==> flow/design.v <==
module axi_addr #(
    parameter AW = 32,
    parameter DW = 32
)(
    input  [AW-1 : 0] i_last_addr,
    input  [2 : 0]    i_size,
    input  [1 : 0]    i_burst,
    input  [7 : 0]    i_len,
    output [AW-1 : 0] o_next_addr
);
localparam DSZ = $clog2(DW) - 3;
localparam FIXED     = 2'b00,
           INCREMENT = 2'b01,
           WRAP      = 2'b10;
reg [AW-1 : 0] wrap_mask, increment;
reg [AW-1 : 0] o_next_addr;
always @(*) begin
    increment = 0;
    if (i_burst != FIXED) begin
        if (DSZ == 0) begin
            increment = 1;
        end
        else if (DSZ == 1) begin
            increment = i_size[0] ? 2 : 1;
        end
        else if (DSZ == 2) begin
            increment = i_size[1] ? 4 : (i_size[0] ? 2 : 1);
        end
        else if (DSZ == 4) begin
            case (i_size[1 : 0])
                2'b00: increment = 1;
                2'b01: increment = 2;
                2'b10: increment = 4;
                2'b11: increment = 8;
            endcase
        end
        else begin
            increment = (1 << i_size);
        end
    end
end
always @(*) begin
    wrap_mask = 'b0;
    if (i_burst == WRAP) begin
        if (i_len == 1) begin
            wrap_mask = (1 << (i_size + 1));
        end
        else if (i_len == 3) begin
            wrap_mask = (1 << (i_size + 2));
        end
        else if (i_len == 7) begin
            wrap_mask = (1 << (i_size + 3));
        end
        else if (i_len == 15) begin
            wrap_mask = (1 << (i_size + 4));
        end
        wrap_mask = wrap_mask - 1;
        if (AW > 12) begin
            wrap_mask[(AW-1) : ((AW >12) ? 12 : (AW-1))] = 'b0;
        end
    end
end
always @(*) begin
    o_next_addr = i_last_addr + increment;
    if (i_burst != FIXED) begin
        if (DSZ < 2) begin
            o_next_addr = i_size[0];
        end
        else if (DSZ < 4) begin
            case(i_size[1 : 0]) 
                2'b00: o_next_addr        = o_next_addr;
                2'b01: o_next_addr[0]     = 1'b0;
                2'b10: o_next_addr[1 : 0] = 'b0;
                2'b11: o_next_addr[2 : 0] = 'b0;
            endcase
        end
        else begin
            case(i_size) 
                3'b000: o_next_addr        = o_next_addr;
                3'b001: o_next_addr[0]     = 1'b0;
                3'b010: o_next_addr[1 : 0] = 'b0;
                3'b011: o_next_addr[2 : 0] = 'b0;
                3'b100: o_next_addr[3 : 0] = 'b0;
                3'b101: o_next_addr[4 : 0] = 'b0;
                3'b110: o_next_addr[5 : 0] = 'b0;
                3'b111: o_next_addr[6 : 0] = 'b0;
            endcase
        end
    end
    if (i_burst[1]) begin
        o_next_addr = (i_last_addr & ~wrap_mask) | (o_next_addr & wrap_mask);
    end
    if (AW > 12) begin
        o_next_addr[(AW-1) : ((AW >12) ? 12 : (AW-1))] = i_last_addr[(AW-1) : ((AW >12) ? 12 : (AW-1))];
    end
end
endmodule
module axi_slave_outstanding #(
    parameter AXI_ID_WD   = 2,
    parameter AXI_DATA_WD = 32,
    parameter AXI_ADDR_WD = 32,
    parameter AXI_STRB_WD = 4
)(
    input                      S_AXI_ACLK,
    input                      S_AXI_ARESETN,
    input  [AXI_ADDR_WD-1 : 0] S_AXI_AWADDR,
    input  [AXI_ID_WD-1   : 0] S_AXI_AWID,
    input  [1 : 0]             S_AXI_AWBURST,
    input  [2 : 0]             S_AXI_AWSIZE,
    input  [7 : 0]             S_AXI_AWLEN,
    input                      S_AXI_AWVALID,
    output                     S_AXI_AWREADY,
    input  [AXI_DATA_WD-1 : 0] S_AXI_WDATA,
    input  [AXI_STRB_WD-1 : 0] S_AXI_WSTRB,
    input                      S_AXI_WLAST,
    input                      S_AXI_WVALID,
    output                     S_AXI_WREADY,
    output [AXI_ID_WD-1   : 0] S_AXI_BID,
    output [1 : 0]             S_AXI_BRESP,
    output                     S_AXI_BVALID,
    input                      S_AXI_BREADY,
    input  [AXI_ADDR_WD-1 : 0] S_AXI_ARADDR,
    input  [AXI_ID_WD-1   : 0] S_AXI_ARID,
    input  [1 : 0]             S_AXI_ARBURST,
    input  [2 : 0]             S_AXI_ARSIZE,
    input  [7 : 0]             S_AXI_ARLEN,
    input                      S_AXI_ARVALID,
    output                     S_AXI_ARREADY,
    output [AXI_DATA_WD-1 : 0] S_AXI_RDATA,
    output                     S_AXI_RLAST,
    output [AXI_ID_WD-1   : 0] S_AXI_RID,
    output [1 : 0]             S_AXI_RRESP,
    output                     S_AXI_RVALID,
    input                      S_AXI_RREADY
);
localparam IW = AXI_ID_WD,
           DW = AXI_DATA_WD,
           AW = AXI_ADDR_WD,
           SW = AXI_STRB_WD;
localparam DW_BYTE = DW >> 3;
localparam DEPTH   = 1 << AW;
reg [7 : 0] mem [DEPTH-1 : 0];
reg [AW-1 : 0] awaddr;
reg [IW-1 : 0] awid;
reg [1 : 0]    awburst;
reg [2 : 0]    awsize;
reg [7 : 0]    awlen;
reg [AW-1 : 0] araddr;
reg [IW-1 : 0] arid;
reg [1 : 0]    arburst;
reg [2 : 0]    arsize;
reg [7 : 0]    arlen;
reg            axi_awready;
reg            axi_wready;
reg [IW-1 : 0] axi_bid;
reg            axi_bvalid;
reg            axi_arready;
reg [AW-1 : 0] axi_rdata;
reg            axi_rlast;
reg [IW-1 : 0] axi_rid;
reg            axi_rvalid;
reg         bvalid_r;
reg [7 : 0] cur_rlen;
wire [AW-1 : 0] next_wr_addr;
wire [AW-1 : 0] next_rd_addr;
wire awfire = S_AXI_AWVALID  && S_AXI_AWREADY;
wire wfire  = S_AXI_WVALID   && S_AXI_WREADY;
wire arfire = S_AXI_ARVALID  && S_AXI_ARREADY;
wire rfire  = S_AXI_RVALID   && S_AXI_RREADY;
wire b_pend = S_AXI_BVALID   && !S_AXI_BREADY;
wire r_pend = S_AXI_RVALID   && !S_AXI_RREADY;
reg [(AW << 1)-1 : 0] fifo [15 : 0];
reg [4 : 0] wr_ptr;
reg [4 : 0] rd_ptr;
wire fifo_full  = (wr_ptr == {~rd_ptr[4], rd_ptr[3 : 0]});
wire fifo_empty = wr_ptr == rd_ptr;
always @(posedge S_AXI_ACLK) begin
    if (S_AXI_AWREADY) begin
        awaddr  <= S_AXI_AWADDR;
        awid    <= S_AXI_AWID;
        awburst <= S_AXI_AWBURST;
        awlen   <= S_AXI_AWLEN;
        awsize  <= S_AXI_AWSIZE;
    end
    else if (wfire) begin
        awaddr <= next_wr_addr;
    end
end
always @(posedge S_AXI_ACLK) begin
    if (!S_AXI_ARESETN) begin
        axi_awready <= 1'b1;
        axi_wready  <= 1'b0;
    end
    else if (awfire) begin
        axi_awready <= 1'b0;
        axi_wready  <= 1'b1;
    end
    else if (wfire) begin
        axi_awready <= S_AXI_WLAST && !b_pend;
        axi_wready  <= !S_AXI_WLAST;
    end
    else if (!S_AXI_AWREADY) begin
        if (axi_wready) begin
            axi_awready <= 1'b0;
        end
        else if (b_pend) begin
            axi_awready <= 1'b0;
        end
        else begin
            axi_wready  <= 1'b1;
        end
    end
end
always @(posedge S_AXI_ACLK) begin
    if (!b_pend) begin
        axi_bid <= awid;
    end
end
always @(posedge S_AXI_ACLK) begin
    if (!S_AXI_ARESETN) begin
        axi_bvalid <= 1'b0;
    end
    else if (wfire && S_AXI_WLAST) begin
        axi_bvalid <= 1'b1;
    end
    else if (S_AXI_BREADY) begin
        axi_bvalid <= bvalid_r;
    end
end
always @(posedge S_AXI_ACLK) begin
    if (!S_AXI_ARESETN) begin
        bvalid_r <= 1'b0;
    end
    else if (b_pend && wfire && S_AXI_WLAST) begin
        bvalid_r <= 1'b1;
    end
    else if (S_AXI_BREADY) begin
        bvalid_r <= 1'b0;
    end
end
always @(posedge S_AXI_ACLK) begin
    if (wfire) begin
        for (integer i = 0; i < DW_BYTE; i = i + 1) begin
            mem[awaddr + i] <= S_AXI_WDATA[(i << 3) + 7 -: 8];
        end
    end
end
axi_addr #( 
    .AW(AW),
    .DW(DW)
) get_next_wr_addr(
    .i_last_addr(awaddr),
    .i_burst(awburst),
    .i_size(awsize),
    .i_len(awlen),
    .o_next_addr(next_wr_addr)
);
assign S_AXI_AWREADY = axi_awready;
assign S_AXI_WREADY  = axi_wready;
assign S_AXI_BRESP   = 2'b00;
assign S_AXI_BVALID  = axi_bvalid;
assign S_AXI_BID     = axi_bid;
always @(posedge S_AXI_ACLK) begin
    if (S_AXI_ARREADY) begin
        arid    <= S_AXI_ARID;
        arburst <= S_AXI_ARBURST;
        arsize  <= S_AXI_ARSIZE;
    end
end
always @(posedge S_AXI_ACLK) begin
    if (!S_AXI_ARESETN) begin
        wr_ptr <= 'b0;
    end
    else if (arfire) begin
        wr_ptr <= wr_ptr + 1'b1;
        fifo[wr_ptr[3:0]] <= {S_AXI_ARADDR, S_AXI_ARLEN};
    end
end
always @(posedge S_AXI_ACLK) begin
    if (!S_AXI_ARESETN) begin
        rd_ptr <= 'b0;
    end
    else if (cur_rlen == 1'b1) begin
        rd_ptr <= rd_ptr + 1'b1;
    end
end
always @(posedge S_AXI_ACLK) begin
    if (!S_AXI_ARESETN) begin
        cur_rlen <= 'b0;
    end
    else if ((cur_rlen == 'b0) && !fifo_empty) begin
        araddr   <= fifo[rd_ptr[3:0]][(AW << 1)-1 : AW];
        arlen    <= fifo[rd_ptr[3:0]][AW-1 : 0];
        cur_rlen <= fifo[rd_ptr[3:0]][AW-1 : 0];
    end
    else if (rfire) begin
        cur_rlen <= (cur_rlen != 0) ? (cur_rlen - 1'b1) : 'b0;
        araddr   <= next_rd_addr;
    end
end
always @(posedge S_AXI_ACLK) begin
    if (!S_AXI_ARESETN) begin
        axi_arready <= 1'b1;
    end
    else if (!fifo_full) begin
        axi_arready <= 1'b1;
    end
    else begin
        axi_arready <= 1'b0;
    end
end
always @(posedge S_AXI_ACLK) begin
    if (!S_AXI_ARESETN) begin
        axi_rvalid <= 1'b0;
    end
    else if ((cur_rlen == 'b0) && !fifo_empty) begin
        axi_rvalid <= 1'b1;
    end
    else if (rfire) begin
        axi_rvalid <= !fifo_empty;
    end
end
always @(posedge S_AXI_ACLK) begin
    if (!S_AXI_ARESETN) begin
        axi_rlast <= 1'b0;
    end
    else if (arfire) begin
        axi_rlast <= (S_AXI_ARLEN == 'b0);
    end
    else if (rfire) begin
        axi_rlast <= (cur_rlen == 'b1);
    end
end
always @(posedge S_AXI_ACLK) begin
    if (!r_pend) begin
        axi_rid <= arid;
    end
end
axi_addr #( 
    .AW(AW),
    .DW(DW)
) get_next_rd_addr(
    .i_last_addr(araddr),
    .i_burst(arburst),
    .i_size(arsize),
    .i_len(arlen),
    .o_next_addr(next_rd_addr)
);
always @(*) begin
    for (integer i = 0; i < DW_BYTE; i = i + 1) begin
        axi_rdata[(i << 3) + 7 -: 8] = mem[araddr + i];
    end
end
assign S_AXI_ARREADY = axi_arready;
assign S_AXI_RVALID  = axi_rvalid;
assign S_AXI_RDATA   = axi_rdata;
assign S_AXI_RLAST   = axi_rlast;
assign S_AXI_RID     = axi_rid;
assign S_AXI_RRESP   = 2'b00;
endmodule
=== Tool chain data of axi_slave_outstanding ===
Tool output for the design above, in the order of the flow.
Lines are those of the file above, counted from 1.
Operators: Yosys type, input widths -> output width; for muxes data width and select width s.
Library cell names are shortened.
A cell with n/a has no value.

* Design top: axi_slave_outstanding
* Clock input: S_AXI_ACLK
* Standard-cell library: sky130hd
* Timing corner: tt_025C_1v80

=== After elaboration ===
Source: Yosys, flattened and elaborated, memories not mapped. Widths are those after wreduce. Print and check cells do not count.
Yosys's memory passes give these memory sizes; they may raise the number of words (mostly to a power of two), join words into wider ones and drop unused or constant bits.

* Bits in writable memories: 1,040
* Flip-flop bits (word level): 123
* Elaborated cells: 196
* Input port bits: 138
* Word width x clocked read ports: 64
* Memories kept: 2

{| class="wikitable"
|+ Memory list
! memory !! words !! width !! rd ports !! write ports !! line !! text
|-
| fifo || 16 || 64 || 1 || 1 || 172 || <nowiki>reg [(AW << 1)-1 : 0] fifo [15 : 0];</nowiki>
|-
| mem || 2 || 8 || 4 || 4 || 142 || <nowiki>reg [7 : 0] mem [DEPTH-1 : 0];</nowiki>
|}

* $add $sub $neg: 21
* Shifts and indexed selects: 8
* Muxes and demuxes: 71
* Equal/unequal tests: 21
* Bitwise operators: 9
* Reduce/logical cells: 40

{| class="wikitable"
|+ Operators with widths
! cell !! number
|-
| $mux 12 || 20
|-
| $mux 32 || 6
|-
| $add 32x2->32 const B || 4
|-
| $mux 64 || 2
|-
| $shl 2x4->12 const A || 8
|-
| $add 32x1->32 const B || 2
|-
| $mux 8 || 7
|-
| $and 12x12->12 || 4
|-
| $eq 8x1->1 const B || 4
|-
| $sub 12x1->12 const B || 2
|-
| $add 12x12->12 || 2
|-
| $or 12x12->12 || 2
|-
| $not 12->12 || 2
|-
| $mux 1 || 20
|-
| $mux 9 || 2
|-
| $add 3x2->4 const B || 4
|-
| $eq 8x2->1 const B || 2
|-
| $eq 8x3->1 const B || 2
|-
| $eq 8x4->1 const B || 2
|-
| $logic_not 8->1 || 2
|-
| $mux 4 || 4
|-
| $reduce_bool 2->1 || 7
|-
| $eq 2x2->1 const B || 6
|-
| $reduce_or 3->1 || 4
|-
| $pmux 1 s2 || 6
|-
| $logic_and 1x1->1 || 11
|-
| $add 5x1->5 const B || 2
|-
| $eq 5x5->1 || 2
|}

Not listed: further kinds 14, cells in them 29.

=== Longest topological paths ===
Longest topological path by Yosys (ltp), each cell counted once; first at word level (registers and memories cut), then after technology mapping (sequential cells cut; the memories' decode and read muxes count).

* Depth in word-level cells: 15
* ABC_AREA: 0
* Mapped depth: 14
* Mapped depth without buffers: 14

=== Netlist ===
Source: synth_stat.txt of the flow (Yosys; design flattened, memories mapped). It holds for the ABC_AREA given above (unset counts as 0); a run with the other value may have another netlist.

{| class="wikitable"
|+ Cells by type
! cell !! number !! total area (um2)
|-
| edfxtp_1 || 227 || 6.82E+03
|-
| mux4_2 || 45 || 1.01E+03
|-
| dfxtp_1 || 29 || 580.557
|-
| nand2_1 || 114 || 427.91
|-
| nor2_1 || 96 || 360.346
|-
| xnor2_1 || 41 || 359.094
|-
| nor4_1 || 56 || 350.336
|-
| ha_1 || 25 || 312.8
|-
| xor2_1 || 29 || 253.994
|-
| mux2i_1 || 25 || 250.24
|-
| nand4_1 || 40 || 250.24
|-
| clkbuf_1 || 64 || 240.23
|-
| o21ai_0 || 48 || 240.23
|-
| a21oi_1 || 45 || 225.216
|-
| nand3_1 || 44 || 220.211
|-
| nor3_1 || 41 || 205.197
|-
| mux2_2 || 18 || 202.694
|-
| and2_1 || 32 || 200.192
|}

Other cell types: 58; their cells: 323.

* Mapped flip-flops: 256
* Mapped cells: 1,342
* Buffer cells: 109
* Chip area (Yosys): 14,810.5 um2
* Area of sequential cells: 7,397.1 um2

By module: a second synthesis without flattening, with its own total; a netlist apart from the flattened one above.

* Cells (unflattened synthesis): 1,655
* Area total of the unflattened synthesis: 21,429.3 um2

Rows give one instance, submodules left out.

{| class="wikitable"
|+ By module
! module !! area (um2) !! instances !! cells !! seq. area (um2)
|-
| axi_slave_outstanding || 18,756.7 || 1 || 1,279 || 11,711.2
|-
| axi_addr || 1,336.3 || 2 || 188 || 0.0
|}

=== Timing after synthesis ===
Source: OpenSTA report_checks on the synthesized netlist (no wires, ideal clock, input and output delay 20% of the period each), path of least setup slack; recovery checks are left aside. Register names are those of the netlist, which keeps one name where synthesis merged equal registers.

* Kind: register to register
* From: reg (no name shown)
* To: mem (no name shown)
* Time at the first pin: 0.000 ns
* Period: 4.86 ns
* Path slack: 1.282 ns
* Driving pins on the path: 11
* Buffers on the path: 1
* Library setup time: 0.326 ns
* Data required time: 4.534 ns
* Path delay: 3.577 ns
* Arrival time: 3.251 ns
* Synthesis period reached: 3.578 ns

"path delay" is the arrival time less input delay plus setup time.
"driving pins on the path": output pins that drive a net of the path, with the launching flip-flop's if there is one; two outputs of one cell count as two.
"synthesis period reached" is the clock period less the worst setup slack; recovery checks do not enter. This is arithmetic on one report: input and output delays are still those of the set period (20% each).

* Path through: edfxtp_1 -> ha_1 -> nand3_2 -> or4_1 -> buf_2 -> or3_1 -> a21bo_2 -> or4_1 -> nor4_1 -> a22o_1 -> a211o_1

Chain of elaborated cells between the ends: none given.

=== Timing after layout ===
Path of least setup slack in the final report of record 1 (OpenROAD, finished layout, wires in). Where an end is a register, its clock arrival counts in the times.

* Kind: register to register
* From: reg awlen[5]
* To: reg (no name shown)
* Data required time: 4.58 ns
* Buffers on the path: 0
* Arrival time: 4.70 ns
* Time at the first pin: 0.58 ns
* Driving pins on the path: 12
* Period: 4.34 ns
* Path slack: -0.12 ns
* Library setup time: 0.35 ns

* Path through: edfxtp_1 -> or4_1 -> o31ai_1 -> o21ai_0 -> a211o_1 -> nor3_1 -> inv_1 -> ha_2 -> nor3_2 -> a31oi_1 -> o211a_1 -> a211oi_1

{| class="wikitable"
|+ RTL lines, path after layout
! element !! line !! text
|-
| from (decl) || 147 || <nowiki>reg [7 : 0]    awlen;</nowiki>
|-
| from (assign) || 182 || <nowiki>awlen   <= S_AXI_AWLEN;</nowiki>
|}

Chain of elaborated cells between the ends: none given.

Lab notebook: axi_slave_outstanding

Record of 2 stored runs of the RTL-to-layout flow on axi_slave_outstanding, platform sky130hd. The runs are unordered. Constraints: input delay and output delay 20% of the set period each, output load 0.01 pF.
"period reached" means the clock period less the worst setup slack. The figure is calculated, with input and output delays left at 20% of the set period.
"time on the worst setup path": the worst setup path's part of the clock period (all of it between registers, 20% less for each end at a port) less its slack. A launch clock that arrives late makes it longer, a capture clock that arrives late makes it shorter.
By "total power after layout" is meant OpenSTA's value without simulated activity: inputs other than the clock are taken to toggle once in ten clock periods, and the tool carries that through the logic.

=== Record 1 ===
{| class="wikitable"
! Setting !! Value
|-
| period_ns || 4.34
|-
| CORE_UTILIZATION || 41
|-
| SETUP_SLACK_MARGIN || -0.21
|-
| PLACE_DENSITY || 0.8
|-
| CELL_PAD_IN_SITES_GLOBAL_PLACEMENT || 0
|-
| CELL_PAD_IN_SITES_DETAIL_PLACEMENT || 2
|-
| CTS_CLUSTER_SIZE || 94
|-
| MIN_ROUTING_LAYER || met1
|-
| MAX_ROUTING_LAYER || met4
|-
| CAP_MARGIN || 20
|-
| CORE_MARGIN || 2
|-
| SLEW_MARGIN || 20
|-
! Result !! Value
|-
| Sum of negative setup slack || -0.256 ns
|-
| Total die area || 37,659.3 um2
|-
| Total power after layout || 7,888 uW
|-
| Worst setup slack after layout || -0.116 ns
|-
| Time on the worst setup path || 4.46 ns
|-
| Critical path kind || register to register
|-
| Period reached || 4.456 ns
|-
| Synthesized cell area || 14,810.5 um2
|-
| Utilization of the finished layout || 0.506
|-
| Worst hold slack in the final report || 0.423 ns
|-
| Standard-cell area after routing || 18,008.5 um2
|}

=== Record 2 ===
{| class="wikitable"
! Setting !! Value
|-
| period_ns || 2.17
|-
| CAP_MARGIN || 20
|-
| CORE_MARGIN || 2
|-
| CORE_UTILIZATION || 40
|-
| SLEW_MARGIN || 20
|-
! Result !! Value
|-
| Sum of negative setup slack || -49.161 ns
|-
| Total die area || 38,580.8 um2
|-
| Total power after layout || 16,309 uW
|-
| Worst setup slack after layout || -1.134 ns
|-
| Time on the worst setup path || 3.30 ns
|-
| Critical path kind || register to register
|-
| Period reached || 3.304 ns
|-
| Synthesized cell area || 14,810.5 um2
|-
| Utilization of the finished layout || 0.597
|-
| Worst hold slack in the final report || 0.410 ns
|-
| Standard-cell area after routing || 21,814.7 um2
|}
